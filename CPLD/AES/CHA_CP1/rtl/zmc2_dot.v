==> flow/design.v <==
`timescale 1ns/1ns
module zmc2_dot(
	input CLK_12M,
	input EVEN,
	input LOAD,
	input H,
	input [31:0] CR,
	output reg [3:0] GAD, GBD,
	output reg DOTA, DOTB
);
	reg [31:0] SR;
	always @(negedge CLK_12M)
	begin
		if (LOAD) SR <= CR;
		else if (H) SR <= {SR[29:24], 2'b00, SR[21:16], 2'b00, SR[13:8], 2'b00, SR[5:0], 2'b00};
		else SR <= {2'b00, SR[31:26], 2'b00, SR[23:18], 2'b00, SR[15:10], 2'b00, SR[7:2]};
	end
	always @*
	begin
		case ({EVEN, H})
			3: {GBD, GAD} <= {SR[31], SR[23], SR[15], SR[7], SR[30], SR[22], SR[14], SR[6]};
			2: {GBD, GAD} <= {SR[24], SR[16],  SR[8], SR[0], SR[25], SR[17],  SR[9], SR[1]};
			1: {GBD, GAD} <= {SR[30], SR[22], SR[14], SR[6], SR[31], SR[23], SR[15], SR[7]};
			0: {GBD, GAD} <= {SR[25], SR[17],  SR[9], SR[1], SR[24], SR[16],  SR[8], SR[0]};
		endcase
		{DOTA, DOTB} <= {|GAD, |GBD};
	end
endmodule
Tool chain data of zmc2_dot
The steps from the RTL of zmc2_dot to its reports follow in flow order.
Line numbers count from 1 in the design file above.
Operators: Yosys type, input widths -> output width; for muxes data width and select width s.
Cell names lack the library's common part.
A cell with n/a has no value.

set-up
  top module = zmc2_dot
  clock input = CLK_12M
  library = sky130hd
  corner = tt_025C_1v80

Word level
Yosys after proc, flatten, opt, wreduce and memory -nomap, before mapping. Enables and synchronous resets that opt folds into registers are not counted as muxes. Memory bits, and registers merged into a memory's read port (data or address), are not among the register bits. Print and check cells are not counted. Equal cells are merged and count once.

bit counts
  flip-flop bits (word level) = 32
  input port bits = 36
  output and inout bits = 10

operators by class
  eq/ne operators = 3
  mux-type cells = 3
  reduce/logical cells = 3

operators by type and width
  operator            number
  $mux 32             2
  $pmux 8 s4          1
  $reduce_or 4->1     2
  $eq 2x2->1 const B  2
  $eq 2x1->1 const B  1
  $logic_not 2->1     1

Depth
Longest topological path by Yosys (ltp), each cell counted once; first at word level (registers and memories cut), then after technology mapping (sequential cells cut; the memories' decode and read muxes count).

logic depth
  depth after elaboration = 3
  ABC_AREA = 0
  gate-level depth with buffers = 5

Synthesis result
Yosys stat after the flow's synthesis: flattened, memories mapped to cells. It holds for the ABC_AREA given above (unset counts as 0); a run with the other value may have another netlist.

synthesis totals
  cell count = 122
  mapped area = 1345.0 µm²
  area of sequential cells = 640.6 µm²
  mapped flip-flops = 32

cells by type
  cell      number
  dfxtp_1   32
  mux4_2    8
  mux2i_1   16
  a22o_1    15
  o21ai_0   17
  nand2_1   18
  clkbuf_1  7
  or4_1     2
  buf_6     1
  buf_2     2
  nor2b_1   1
  buf_1     1
  inv_1     1
  nor2_1    1

Appendix: runs

Module zmc2_dot, platform sky130hd: 2 stored runs of the flow (Yosys, OpenROAD) with differing settings, in no particular order. Input and output delays are each 20% of the period that was set; the output load is 0.01 pF.
Settings: n/a = not set for that run.

setting or result                   flow run 1  flow run 2
period_ns                           3.32        4.83
CORE_UTILIZATION                    35          62
PLACE_DENSITY_LB_ADDON              0.11        0.25
CORE_MARGIN                         2           2
CELL_PAD_IN_SITES_DETAIL_PLACEMENT  2           2
ABC_AREA                            0           n/a
GPL_TIMING_DRIVEN                   1           0
GPL_ROUTABILITY_DRIVEN              0           0
CTS_CLUSTER_SIZE                    42          64
SLEW_MARGIN                         5           20
CAP_MARGIN                          20          0
SETUP_SLACK_MARGIN                  n/a         0.14
CTS_CLUSTER_DIAMETER                n/a         366
MIN_ROUTING_LAYER                   n/a         met1

Flow run 1: did not finish, clock tree synthesis stopped with DPL-0033
Flow run 2: did not finish, placement stopped with a tool error
